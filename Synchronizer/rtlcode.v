==> flow/design.v <==
`timescale 1ns / 1ps
module SYNCHRONIZER(  input clock, resetn, detect_add, write_enb_reg, 
                      input read_enb0, read_enb1, read_enb2,
                      input empty0, empty1, empty2,
                      input full0, full1, full2,
                      input [1:0]data_in,
                      output vld_out0, vld_out1, vld_out2,
                      output reg[2:0] write_enb,
                      output reg fifo_full,
                      output reg soft_rst0, soft_rst1, soft_rst2
                    );
     reg [4:0] count0, count1, count2;   
     reg [1:0] data_in_temp;
     always@(posedge clock)
     begin
        if(!resetn)
            data_in_temp <= 1'bz;
        else if(detect_add)
            data_in_temp <= data_in;
     end
     always@(*)
     begin
        case(data_in_temp)
          2'b00 : begin
                    fifo_full = full0;
                    if(write_enb_reg)
                        write_enb = 3'b001;
                    else
                        write_enb = 0;
                  end
          2'b01 : begin
                    fifo_full = full1;
                    if(write_enb_reg)
                        write_enb = 3'b010;
                    else
                        write_enb = 0;
                  end
          2'b10 : begin
                    fifo_full = full2;
                    if(write_enb_reg)
                        write_enb = 3'b100;
                    else
                        write_enb = 0;
                  end
        default : begin 
                    fifo_full = 0;
                    write_enb = 0;
                  end
      endcase 
     end
     assign vld_out0 = ~empty0;
     assign vld_out1 = ~empty1;
     assign vld_out2 = ~empty2;
     always@(posedge clock)
     begin
        if(!resetn) begin
            soft_rst0 <= 0;
            count0 <= 0;
        end
        else if(vld_out0 && !read_enb0)
        begin
            if(count0 == 29) begin
                soft_rst0 <= 1;
                count0 <= 0;
            end
            else begin
                soft_rst0 <= 0;
                count0 = count0+1;
            end
       end   
       else count0 = 0;             
    end
    always@(posedge clock)
    begin
        if(!resetn) begin
            soft_rst1 <= 0;
            count1 <= 0;
        end
        else if(vld_out1 && !read_enb1)
        begin
            if(count1 == 29) begin
                soft_rst1 <= 1;
                count1 <= 0;
            end
            else begin
                soft_rst1 <= 0;
                count1 = count1+1;
            end
       end  
       else count2 = 0;              
   end
   always@(posedge clock)
   begin
       if(!resetn) begin
           soft_rst2 <= 0;
           count2 <= 0;
       end
       else if(vld_out2 && !read_enb2)
       begin
           if(count2 == 29) begin
               soft_rst2 <= 1;
               count2 <= 0;
           end
           else begin
               soft_rst2 <= 0;
               count2 = count2+1;
           end
      end   
      else  count2 = 0;             
  end
endmodule
## From RTL to reports: SYNCHRONIZER

The steps from the RTL of SYNCHRONIZER to its reports follow in flow order.
Line numbers count from 1 in the design file above.
Cell names lack the library's common part.
The mark - stands for no value.

| design | value |
|---|---|
| top | SYNCHRONIZER |
| clock | clock |
| library | sky130hd |
| library corner | tt_025C_1v80 |

## Word level

Counts by Yosys on the flattened word-level netlist (proc, flatten, opt, wreduce; memories kept). Register bits leave out memories and registers merged into their read ports (data or address). Print and check cells are left out. Cells with the same type and inputs are merged into one.

| operators by class | value |
|---|---|
| mux-type cells | 10 |
| equality and inequality tests | 5 |
| shifts and indexed selects | 0 |
| multipliers | 0 |
| $add $sub $neg | 2 |
| div/mod/pow operators | 0 |
| bitwise gates (word level) | 5 |
| order comparisons | 0 |
| reductions and logical operators | 6 |

Operators with widths:

| cell | count |
|---|---|
| adder 5 x 1 -> 5 bit with constant B | 2 |
| == test 5 bit with constant B | 2 |
| case mux 3 bit (select 3 bit) | 1 |
| inverter 1 bit | 5 |
| 2-to-1 mux 5 bit | 1 |
| 2-to-1 mux 1 bit | 5 |
| OR reduction 3 bit | 1 |
| case mux 1 bit (select 3 bit) | 1 |
| 2-to-1 mux 3 bit | 1 |
| logical AND 1 bit | 2 |
| logical NOT 1 bit | 2 |
| == test 2 x 1 -> 1 bit with constant B | 1 |
| != test 2 x 1 -> 1 bit with constant B | 1 |
| == test 2 bit with constant B | 1 |
| logical NOT 2 bit | 1 |
| 2-to-1 mux 2 bit | 1 |

| word-level totals | value |
|---|---|
| bits of input ports | 15 |
| elaborated cells | 34 |
| memories kept | 0 |
| output and inout bits | 10 |
| memory bits (writable) | 0 |
| bits in registers | 14 |
| word width x clocked read ports | 0 |
| memory bits (read-only) | 0 |
| latch bits | 0 |

## Longest topological paths

Longest topological path by Yosys (ltp), each cell counted once; first at word level (registers and memories cut), then after technology mapping (sequential cells cut; the memories' decode and read muxes count).

| logic depth | value |
|---|---|
| depth after elaboration | 4 |
| ABC_AREA | 0 |
| gate-level depth with buffers | 5 |
| depth with buffers taken out | 5 |

## Mapped cells and area

Yosys stat after the flow's synthesis: flattened, memories mapped to cells. It holds for the ABC_AREA given above (unset counts as 0); a run with the other value may have another netlist.

Cell types:

| cell | count | area in all (µm²) |
|---|---|---|
| dfxtp_1 | 13 | 260.25 |
| ha_1 | 4 | 50.048 |
| nor2_1 | 11 | 41.29 |
| edfxtp_1 | 1 | 30.029 |
| xnor2_1 | 3 | 26.275 |
| inv_1 | 6 | 22.522 |
| mux2i_1 | 2 | 20.019 |
| nand3_1 | 4 | 20.019 |
| o21ai_0 | 4 | 20.019 |
| nand4_1 | 3 | 18.768 |
| and3b_1 | 2 | 17.517 |
| xor2_1 | 2 | 17.517 |
| a21oi_1 | 3 | 15.014 |
| nor3b_1 | 2 | 15.014 |
| a31o_2 | 1 | 8.758 |
| or2_4 | 1 | 8.758 |
| a211oi_1 | 1 | 7.507 |
| and2_2 | 1 | 7.507 |

Not listed: further types 7, cells in them 7.

| mapped netlist | value |
|---|---|
| cells in the netlist | 71 |
| flip-flops | 14 |
| sequential area | 0.0002903 mm² |
| cell area after synthesis | 0.0006519 mm² |
| buffers | 1 |

## Worst setup path after synthesis

OpenSTA on the mapped netlist: ideal clock, no wires. The path of least setup slack (recovery checks aside). Input and output delay are each 20% of the period. Register names are those of the netlist, which keeps one name where synthesis merged equal registers.

| path post-synthesis | value |
|---|---|
| path type | flip-flop to flip-flop |
| from | register count1[0] |
| to | register count1[4] |
| arrival | 1059 ps |
| buffers on the path | 0 |
| time at the first pin | 0 ps |
| period | 1870 ps |
| required time | 1731 ps |
| setup time | 139 ps |
| path delay | 1198 ps |
| driving pins on the path | 5 |
| slack | 672 ps |
| synthesis period reached | 1198 ps |

"path delay" = arrival - input delay + setup time.
"driving pins on the path": output pins that drive a net of the path, with the launching flip-flop's if there is one; two outputs of one cell count as two.
"synthesis period reached" is the clock period less the worst setup slack; recovery checks do not enter. This is arithmetic on one report: input and output delays are still those of the set period (20% each).
The rows between start and end are the longest chain of elaborated cells between them; the timing report does not say that the signal goes this way. Where chains are equally long, one stands for them.
A line is the first line of the expression or statement that the cell stems from. Yosys adds cells for indexed reads and writes and turns some case tables into memories.
A register here has more assigning lines than the two given.

| between the ends, post-synthesis | value |
|---|---|
| cell sequence | dfxtp_1 > ha_1 > nor3b_1 > a31o_2 > a21oi_1 |
| length of the longest elaborated chain | 2 |
| elaborated cells between the ends (all ways) | 3 |
| source lines of those cells | 2 |
| those cells by class | add/sub (1); eq/ne (1); mux (1) |

RTL lines, path post-synthesis:

| item | line | source |
|---|---|---|
| start, declared | 12 | `reg [4:0] count0, count1, count2;` |
| start, assigned | 77 | `count1 <= 0;` |
| start, assigned | 87 | `count1 = count1+1;` |
| adder 5 x 1 -> 5 bit | 87 |  |
| 2-to-1 mux 5 bit | 81 | `if(count1 == 29) begin` |
| end, assigned | 83 | `count1 <= 0;` |
| end, assigned | 87 |  |
| end, declared | 12 |  |

## Timing after layout

From the final timing report of entry B: the path of least setup slack in the routed layout; clock arrival at registers is part of the times.
The report prints the path's times to 10 ps; the period is as set.

| path post-layout | value |
|---|---|
| path type | flip-flop to output port |
| from | register data_in_temp[0] |
| to | output port write_enb[2] |
| slack | -550 ps |
| driving pins on the path | 4 |
| period | 748 ps |
| time at the first pin | 270 ps |
| output delay | 150 ps |
| required time | 600 ps |
| arrival | 1150 ps |
| buffers on the path | 2 |

The rows between start and end are the longest chain of elaborated cells between them; the timing report does not say that the signal goes this way. Where chains are equally long, one stands for them.

| between the ends, post-layout | value |
|---|---|
| cell sequence | edfxtp_1 > buf_4 > and3b_1 > buf_2 |
| length of the longest elaborated chain | 2 |
| elaborated cells between the ends (all ways) | 4 |
| source lines of those cells | 1 |
| those cells by class | eq/ne (2); mux (1); reduce/logical (1) |

RTL lines, path post-layout:

| item | line | source |
|---|---|---|
| start, declared | 13 | `reg [1:0] data_in_temp;` |
| start, assigned | 17 | `data_in_temp <= 1'bz;` |
| start, assigned | 19 | `data_in_temp <= data_in;` |
| == test 2 bit | 23 | `case(data_in_temp)` |
| case mux 3 bit (select 3 bit) | 23 |  |
| end, declared | 8 | `output reg[2:0] write_enb,` |

==> results <==
SYNCHRONIZER through Yosys and OpenROAD on sky130hd: 2 stored runs, unordered, with their settings and measured results. The constraints put input and output delay at 20% of the set period each and load the outputs with 0.01 pF.
"reached clock period" is the run's clock period less its worst setup slack. It is reckoned from that one timing run; input and output delays stay at 20% of the period that was set.
By "power" is meant OpenSTA's value without simulated activity: inputs other than the clock are taken to toggle once in ten clock periods, and the tool carries that through the logic.
Among the settings, - means not set for that run.
Among the results, - means that no value is shown for the run.

| setting or result | entry A | entry B |
|---|---|---|
| period_ns | 0.811 | 0.748 |
| CORE_UTILIZATION | 32 | 27 |
| PLACE_DENSITY_LB_ADDON | 0.08 | 0.25 |
| CORE_ASPECT_RATIO | 0.83 | 0.87 |
| CELL_PAD_IN_SITES_GLOBAL_PLACEMENT | 3 | - |
| ABC_AREA | 1 | - |
| GPL_TIMING_DRIVEN | 0 | 1 |
| CAP_MARGIN | 40 | 20 |
| SLEW_MARGIN | 10 | 20 |
| MIN_ROUTING_LAYER | met1 | - |
| CORE_MARGIN | 2 | 2 |
| SETUP_SLACK_MARGIN | - | 0.19 |
| HOLD_SLACK_MARGIN | - | -0.05 |
| CELL_PAD_IN_SITES_DETAIL_PLACEMENT | - | 0 |
| TNS_END_PERCENT | - | 55 |
| GPL_ROUTABILITY_DRIVEN | - | 0 |
| reached clock period (ps) | - | 1300 |
| power (uW) | - | 1637 |
| sum of negative setup slack (ps) | - | -5912 |
| total die area (mm²) | - | 0.0028244 |
| netlist area reported by Yosys (mm²) | - | 0.0006519 |
| utilization after layout | - | 0.49 |
| smallest hold slack (ps) | - | 182 |
| setup slack of the worst path (ps) | - | -552 |

Entry A: incomplete, placement halted on FLW-0024
